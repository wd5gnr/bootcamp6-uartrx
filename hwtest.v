==> flow/design.v <==
`default_nettype none
`timescale 1ns/10ps
module brg(input clk, input rst, output baudrate);
   parameter BAUD=9600;
   parameter OVERSAMPLE=16;  
   parameter CLOCK=12_000_000;
   localparam SCLOCK=((CLOCK*10)/(BAUD*(OVERSAMPLE))+5)/10 - 1;
   localparam BAUDCLOCKWIDTH=$clog2(SCLOCK+1);
   reg [BAUDCLOCKWIDTH-1:0] counter=SCLOCK;
   assign baudrate=counter==0;
   always @(posedge clk)
     if (rst)
       counter<=SCLOCK;
     else
       if (counter==0) counter<=SCLOCK; else counter<=counter-1;
endmodule
`timescale 1ns/10ps
`default_nettype none
module hwtest(input clk, output RS232_Tx, input RS232_Rx,
	      output LED1, output LED2, output LED3, output LED4, 
	      output LED5, input  PMOD10);
   wire 	     reset;
   reg [4:0] 	     pordone;
   wire 	     por;
   assign por=~&pordone;
   defparam tx.BAUD=57600;
   defparam tx.CLOCK=12_000_000;
   defparam tx.OVERSAMPLE=1;
   defparam recv.BAUD=57600;
   defparam recv.CLOCK=12_000_000;
   assign reset=PMOD10|por;
   assign {LED4, LED3, LED2, LED1} = char[3:0];
   assign LED5=framing;
   always @(posedge clk)
     begin
	if (por) pordone<=pordone+1;
     end
   wire [7:0] char;
   wire       busy;
   wire       readdata;
   wire      dataready;
   wire      sendchar;
   wire [7:0] uchar;
   wire       framing;
   assign uchar=(char>=8'h61&&char<=8'h7a)?(char&8'hDF):char;
   rx recv(clk,reset,RS232_Rx,readdata,1'b1,char,dataready,framing);
   xmit tx(clk,reset,uchar,sendchar,RS232_Tx,busy);
   assign sendchar=busy?1'b0:dataready;
   assign readdata=sendchar;
endmodule
`timescale 1ns/10ps
`default_nettype none
module rx(input clk, input reset, input rx_pin, input readdata, input clearerr,
              output reg  [7:0] data, output reg dataready, output reg framing, output reg overrun);
   parameter BAUD=9600;
   parameter CLOCK=12_000_000;
   parameter IDLELEVEL=1'b1;
   parameter DATAINV=1'b0;
   localparam STARTTHRESH=8;   
   localparam BITTHRESH=8;    
   reg [15:0] 	     bitstream;   
   reg [3:0] 	     mark;   
   reg [3:0] 	     point;   
   reg [4:0] 	     bitsum;   
   wire baudclk;
   wire brgreset;
   reg [8:0] rbyte;     
   reg [8:0] mask;      
   reg predataready;   
  brg #(.BAUD(BAUD),.CLOCK(CLOCK)) bitclock(clk,brgreset|reset, baudclk);
   integer i;
   always @(*)
     begin
        bitsum=4'b0;
	for (i=0;i<16;i++) bitsum=bitsum+bitstream[i];
     end
   assign brgreset=state==IDLE;
  reg [2:0] 	     state;
   localparam IDLE=1;
   localparam STARTING=2;
   localparam READ=4;
   always @(posedge clk)
     begin
	if (reset)
	  begin
	     bitstream<=16'hffff;
	     state<=1;
	     mark<=15;
	     point<=15;
	     dataready<=1'b0;
	     predataready<=1'b0;
             overrun<=1'b0;
	     framing<=1'b0;
	  end
	else 
	  begin
	     if (readdata) dataready<=1'b0;
	     if (clearerr)
	       begin
		  overrun<=1'b0;
		  framing<=1'b0;
	       end
	     case (state)
	       IDLE:
		 begin
		    if (predataready)
		      begin
			 predataready<=1'b0;
			 dataready<=1'b1;
			 data<=rbyte[7:0];
			 if (framing==0 && (rbyte[8]!=(IDLELEVEL^DATAINV))) framing<=1'b1;
			 if (dataready) overrun<=1;
		      end
		  mark<=15;
		  point<=14;
		  rbyte<=8'b0;   
		  mask<=8'b1;
		  bitstream<={~(IDLELEVEL^DATAINV),{15{IDLELEVEL^DATAINV}}};
		  if (rx_pin!=(IDLELEVEL^DATAINV)) 
		    begin 
		       state<=STARTING;
		    end
               end
	       STARTING:
		 begin
		 if (baudclk==1'b1)   
		   begin
		      bitstream[point]<=rx_pin; 
		      point<=point-4'b1;	
		      if (point==mark)
			begin
			   if ((bitsum>=STARTTHRESH)!=(IDLELEVEL^DATAINV)) 
			     begin 
				state<=READ;
			     end
			   else
			     begin
				mark<=mark-4'b1;
			     end
			end
		   end  
		 else
		 if (bitstream==16'hffff) state<=IDLE;
		 end  
	       READ:
		 begin
		    if (baudclk==1'b1)   
		      begin
			 bitstream[point]<=rx_pin;
			 point<=point-1'b1;
			 if (point==mark)
			   begin
			      if ((bitsum<BITTHRESH)==DATAINV) rbyte<=rbyte|mask;
			      mask<={mask[7:0],1'b0};
			      if (mask==9'h100)
				begin
				   state<=IDLE;
				   predataready<=1'b1;
				end
			   end
		      end  
		 end  
		default:   
		begin
		   dataready<=1'b0;
		   state<=IDLE;
		end
     endcase
          end  
     end  
endmodule
`default_nettype none
`timescale 1ns/10ps
module xmit(input clk, input reset, 
	    input [7:0] char, input sendchar, 
	    output 	txpin,output busy);
   parameter IDLELEVEL=1'b1;   
   parameter DATAINV=1'b0;    
   parameter BAUD=9600;
   parameter CLOCK=12_000_000;
   parameter OVERSAMPLE=16;
   defparam xbrg.BAUD=BAUD;
   defparam xbrg.CLOCK=CLOCK;
   defparam xbrg.OVERSAMPLE=OVERSAMPLE;
   defparam xmitter.OVERSAMPLE=OVERSAMPLE;
   wire brgreset;   
   wire baud;       
   assign brgreset=(~busy)|reset;
   brg xbrg(clk,reset|brgreset,baud);
   xmit_clk #(.IDLELEVEL(IDLELEVEL),.DATAINV(DATAINV),.OVERSAMPLE(OVERSAMPLE)) 
      xmitter(clk,reset,char,sendchar,txpin,busy,baud);
endmodule
`default_nettype none
`timescale 1ns/10ps
module xmit_clk(input clk, input reset, 
	    input [7:0] char, input sendchar, 
	    output 	txpin,output busy,input baud);
   parameter IDLELEVEL=1'b1;   
   parameter DATAINV=1'b0;    
   parameter OVERSAMPLE=16;
   localparam IDLE=  5'b00001;
   localparam START= 5'b00010;
   localparam BIT=   5'b00100;
   localparam SEND=  5'b01000;
   localparam STOP=  5'b10000;
   reg [4:0]    state;
   reg [4:0] 	nextstate;
   reg [4:0] 	timer16x;
   reg [9:0] 	cbuf;
   reg [3:0] 	bitct;
   reg [3:0] 	newbitct;
   assign txpin=cbuf[0]^DATAINV;
   assign busy=state!=IDLE;
   always @(*)
     begin
	nextstate=state;   
	newbitct=bitct;
	case (state)
	  IDLE:
	    begin
	    if (sendchar)
	      begin
		 newbitct=9;  
		 nextstate=START;
	      end
	    end
	  START:
	    begin
	    if (timer16x==0) 
	       begin
		  nextstate=BIT;
		  newbitct=bitct-1;
	       end
	    end
	  BIT:
	     begin
		if (bitct)
		  begin
		     newbitct=bitct-1;
		     nextstate=SEND;
		  end
		else
		  nextstate=STOP;
	     end
	  SEND:
	    if (timer16x==0) nextstate=BIT;
	  STOP:
	    if (timer16x==0) nextstate=IDLE;
	  default:
	    nextstate=IDLE;
	endcase  
     end
   always @(posedge clk)
     if (reset)
       begin
	  cbuf<={10{IDLELEVEL}};
	  state<=IDLE;
	  timer16x<=OVERSAMPLE;
	  bitct<=9;
       end	  
     else
       begin
	  if (busy==0 && sendchar==1 && reset==0)  cbuf<={ IDLELEVEL, char, ~IDLELEVEL };
	    if (timer16x!=0)
	      if (baud) 
		begin
		   timer16x<=timer16x-1;
		end
	    if (timer16x==0||state==IDLE) 
		 begin
		    timer16x<=OVERSAMPLE;
		 end
	  if (timer16x==0 && state!=IDLE) cbuf<={ IDLELEVEL, cbuf[9:1] };
	  state<=nextstate;  
	  bitct<=newbitct;
       end
endmodule
* Tool chain data of hwtest
What the tools print for hwtest, step after step. Lines are those of the file above, counted from 1. Operators carry their Yosys type and port widths (W data, S select, Z words). Library cell names are shortened. Not given: --
Design: top module hwtest, clock port clk, cell library sky130hd, corner tt_025C_1v80

* Elaborated design
Counts by Yosys on the flattened word-level netlist (proc, flatten, opt, wreduce; memories kept). Register bits leave out memories and registers merged into their read ports (data or address). Print and check cells are left out.
Bit counts: flip-flop bits (word level) 96, latch bits 0, memory bits (writable) 0, ROM bits 0, clocked read ports x word width 0, memory cells 0, bits of input ports 3, output and inout port bits 6, cells after elaboration 172
Cells by class: add/sub/neg operators 24, $mul 0, div/mod/pow operators 0, $lt $le $gt $ge 4, equal/unequal tests 29, shift-type cells 2, muxes and demuxes 46, bitwise gates (word level) 14, reduce/logical cells 36
Operators by type and width (count):
- $add A5 B1 Y5 | 14
- $mux W9 | 7
- $pmux W9 S2 | 2
- $pmux W16 S2 | 1
- $mux W4 | 8
- $pmux W4 S3 | 2
- $mux W3 | 8
- $sub A4 B1 Y4 const B | 5
- $pmux W5 S4 | 1
- $mux W5 | 4
- $shift A1 B5 Y16 | 1
- $shift A1 B5 Y16 const A | 1
- $eq A16 B16 Y1 const B | 1
- $and A16 B16 Y16 | 1
- $or A16 B16 Y16 | 1
- $not A16 Y16 | 1
- $ne A2 B2 Y1 const B | 8
- $reduce_and A4 Y1 | 4
- $mux W16 | 1
- $ne A2 B1 Y1 const B | 6
- $reduce_or A2 Y1 | 5
- $reduce_and A5 Y1 | 2
- $reduce_and A3 Y1 | 3
- $eq A9 B9 Y1 const B | 1
- $or A9 B9 Y9 | 1
- $pmux W3 S3 | 1
- $reduce_bool A2 Y1 | 4
- $sub A8 B1 Y8 const B | 1
Not listed: further kinds 38, cells in them 60.

* Longest topological paths
Depth = most cells in a row (Yosys ltp): at word level without a register or memory, in the mapped netlist without a sequential cell, where the memories' decode and read muxes count.
Depth: word-level depth 20, ABC_AREA 0, depth in mapped cells 16, mapped depth without buffers 15

* After synthesis
Yosys stat after the flow's synthesis: flattened, memories mapped to cells. It holds for the ABC_AREA given above (unset counts as 0); a run with the other value may have another netlist. The area totals of this step are shown rounded.
Mapped netlist: standard cells after synthesis 474, mapped area 4643 um^2, sequential area 2232 um^2, flip-flop cells 96, buffer cells 12
Cells by type (count):
- dfxtp_1 | 65
- edfxtp_1 | 31
- nand2_1 | 61
- ha_1 | 18
- fa_1 | 10
- inv_1 | 42
- nor2_1 | 38
- xnor2_1 | 12
- xor2_1 | 12
- a21oi_1 | 20
- nor3_1 | 18
- a221o_1 | 7
- nand3_1 | 14
- and2_1 | 10
- a21o_1 | 8
- o21ai_0 | 12
- nor4_1 | 8
- or4_1 | 6
Not listed: further types 40, cells in them 82. The figures by module come from a second, unflattened synthesis with its own total; it is not the netlist above.
Unflattened totals: cells (unflattened synthesis) 474, area total of the unflattened synthesis 4858 um^2
Rows give one instance, submodules left out.
By module:
- rx | times used 1, cells 290, area 2998 um^2, sequential area 1401 um^2
- xmit_clk | times used 1, cells 103, area 1036 um^2, sequential area 460.4 um^2
- brg | times used 1, cells 40, area 366.6 um^2, sequential area 160.2 um^2
- hwtest | times used 1, cells 23, area 275.3 um^2, sequential area 150.1 um^2
- brg | times used 1, cells 17, area 176.4 um^2, sequential area 80.1 um^2
- xmit | times used 1, cells 1, area 6.3 um^2, sequential area 0.0 um^2

* Timing after synthesis
Source: OpenSTA report_checks on the synthesized netlist (no wires, ideal clock, input and output delay 20% of the period each), path of least setup slack; recovery checks are left aside. Register names are those of the netlist, which keeps one name where synthesis merged equal registers.
Path post-synthesis: path kind register -> register, start register recv.bitstream[0], end register recv.rbyte[0], period 6.63 ns, time at the first pin 0.000 ns, arrival time 4.438 ns, setup slack 1.802 ns, path delay 4.828 ns, stages 13, synthesis period reached 4.828 ns
"path delay" = arrival - input delay + setup time. "stages" counts driving pins, that of a launching flip-flop among them; a cell with two outputs on the path counts twice. "synthesis period reached" = period - worst setup slack (recovery checks aside). The figure is calculated, with input and output delays left at 20% of the set period. The rows between start and end are the longest chain of elaborated cells between them; the timing report does not say that the signal goes this way. Where chains are equally long, one stands for them. Each line given opens the expression or statement behind the cell; cells for indexed reads and writes are added by Yosys, which also makes memories of some case tables. At most two assigning lines are given for a register; there are more. Only ways into the end's enable, where the timed path ends, are counted here.
On the way, post-synthesis: cell sequence dfxtp_1 ha_1 inv_1 fa_1 fa_1 fa_1 fa_1 fa_1 fa_1 o2111ai_1 a21oi_1 clkbuf_1 o31ai_1, length of the longest elaborated chain 18, elaborated cells between the ends (all ways) 18, source lines of those cells 2
RTL lines, path post-synthesis:
- start, declared | RTL line 61 | reg [15:0] bitstream;
- start, assigned | RTL line 118 | bitstream<={~(IDLELEVEL^DATAINV),{15{IDLELEVEL^DATAINV}}};
- start, assigned | RTL line 128 | bitstream[point]<=rx_pin;
- $add A1 B1 Y2 | RTL line 75 | for (i=0;i<16;i++) bitsum=bitsum+bitstream[i];
- $add A5 B1 Y5 (14 in a row) | RTL line 75
- $lt A5 B4 Y1 | RTL line 153 | if ((bitsum<BITTHRESH)==DATAINV) rbyte<=rbyte|mask;
- $ne A2 B2 Y1
- $reduce_and A5 Y1
- end, assigned | RTL line 116 | rbyte<=8'b0;
- end, assigned | RTL line 153
- end, declared | RTL line 67 | reg [8:0] rbyte;

* Timing after layout
From the final timing report of run A: the path of least setup slack in the routed layout; clock arrival at registers is part of the times.
Path post-layout: path kind register -> register, start register recv.bitstream[0], end register recv.rbyte[5], period 5.96 ns, time at the first pin 0.34 ns, arrival time 4.80 ns, setup slack 1.14 ns, stages 12
The rows between start and end are the longest chain of elaborated cells between them; the timing report does not say that the signal goes this way. Where chains are equally long, one stands for them. At most two assigning lines are given for a register; there are more. Only ways into the end's enable, where the timed path ends, are counted here.
On the way, post-layout: cell sequence dfxtp_1 ha_1 inv_1 fa_1 fa_1 fa_1 fa_1 fa_1 fa_1 o2111ai_1 a21oi_1 o31ai_2, length of the longest elaborated chain 18, elaborated cells between the ends (all ways) 18, source lines of those cells 2
RTL lines, path post-layout:
- start, declared | RTL line 61 | reg [15:0] bitstream;
- start, assigned | RTL line 118 | bitstream<={~(IDLELEVEL^DATAINV),{15{IDLELEVEL^DATAINV}}};
- start, assigned | RTL line 128 | bitstream[point]<=rx_pin;
- $add A1 B1 Y2 | RTL line 75 | for (i=0;i<16;i++) bitsum=bitsum+bitstream[i];
- $add A5 B1 Y5 (14 in a row) | RTL line 75
- $lt A5 B4 Y1 | RTL line 153 | if ((bitsum<BITTHRESH)==DATAINV) rbyte<=rbyte|mask;
- $ne A2 B2 Y1
- $reduce_and A5 Y1
- end, assigned | RTL line 116 | rbyte<=8'b0;
- end, assigned | RTL line 153
- end, declared | RTL line 67 | reg [8:0] rbyte;

2 stored runs of hwtest in the flow (synthesis by Yosys, layout by OpenROAD, sky130hd cells), in arbitrary order. Constraints: input delay and output delay 20% of the set period each, output load 0.01 pF.
"clock period achieved": clock period set for the run, less the worst setup slack. It is reckoned from that one timing run; input and output delays stay at 20% of the period that was set.
"allowed time less slack (worst setup path)" means the part of the period allowed to the worst setup path (the constraints hold back 20% at inputs and 20% at outputs) less its slack; where the path has registers, the arrival times of their clocks count too.
"overall power" rests on the timing tool's default activity at the inputs, not on a simulated workload.
Measured values are rounded.

* Run A | settings: period_ns 5.96; CAP_MARGIN 20; CORE_MARGIN 2; CORE_UTILIZATION 40; SLEW_MARGIN 20 | results: area of the synthesized netlist 4643 um^2; full die area 12490 um^2; area of the standard cells in the finished layout 5174 um^2; post-layout utilization 45.5 %; worst setup slack after layout 1.138 ns; sum of negative setup slack 0.000 ns; post-route worst hold slack 0.412 ns; overall power 1325 µW; clock period achieved 4.822 ns; allowed time less slack (worst setup path) 4.82 ns; type of the worst setup path register -> register
* Run B | settings: period_ns 3.14; CORE_UTILIZATION 27; PLACE_DENSITY_LB_ADDON 0.28; CORE_ASPECT_RATIO 0.65; CORE_MARGIN 10; CELL_PAD_IN_SITES_GLOBAL_PLACEMENT 0; GPL_ROUTABILITY_DRIVEN 0; CAP_MARGIN 0; SLEW_MARGIN 35 | results: area of the synthesized netlist 4643 um^2; full die area 22960 um^2; area of the standard cells in the finished layout 5473 um^2; post-layout utilization 32.6 %; worst setup slack after layout -1.019 ns; sum of negative setup slack -14.53 ns; post-route worst hold slack 0.431 ns; overall power 2334 µW; clock period achieved 4.159 ns; allowed time less slack (worst setup path) 4.16 ns; type of the worst setup path register -> register
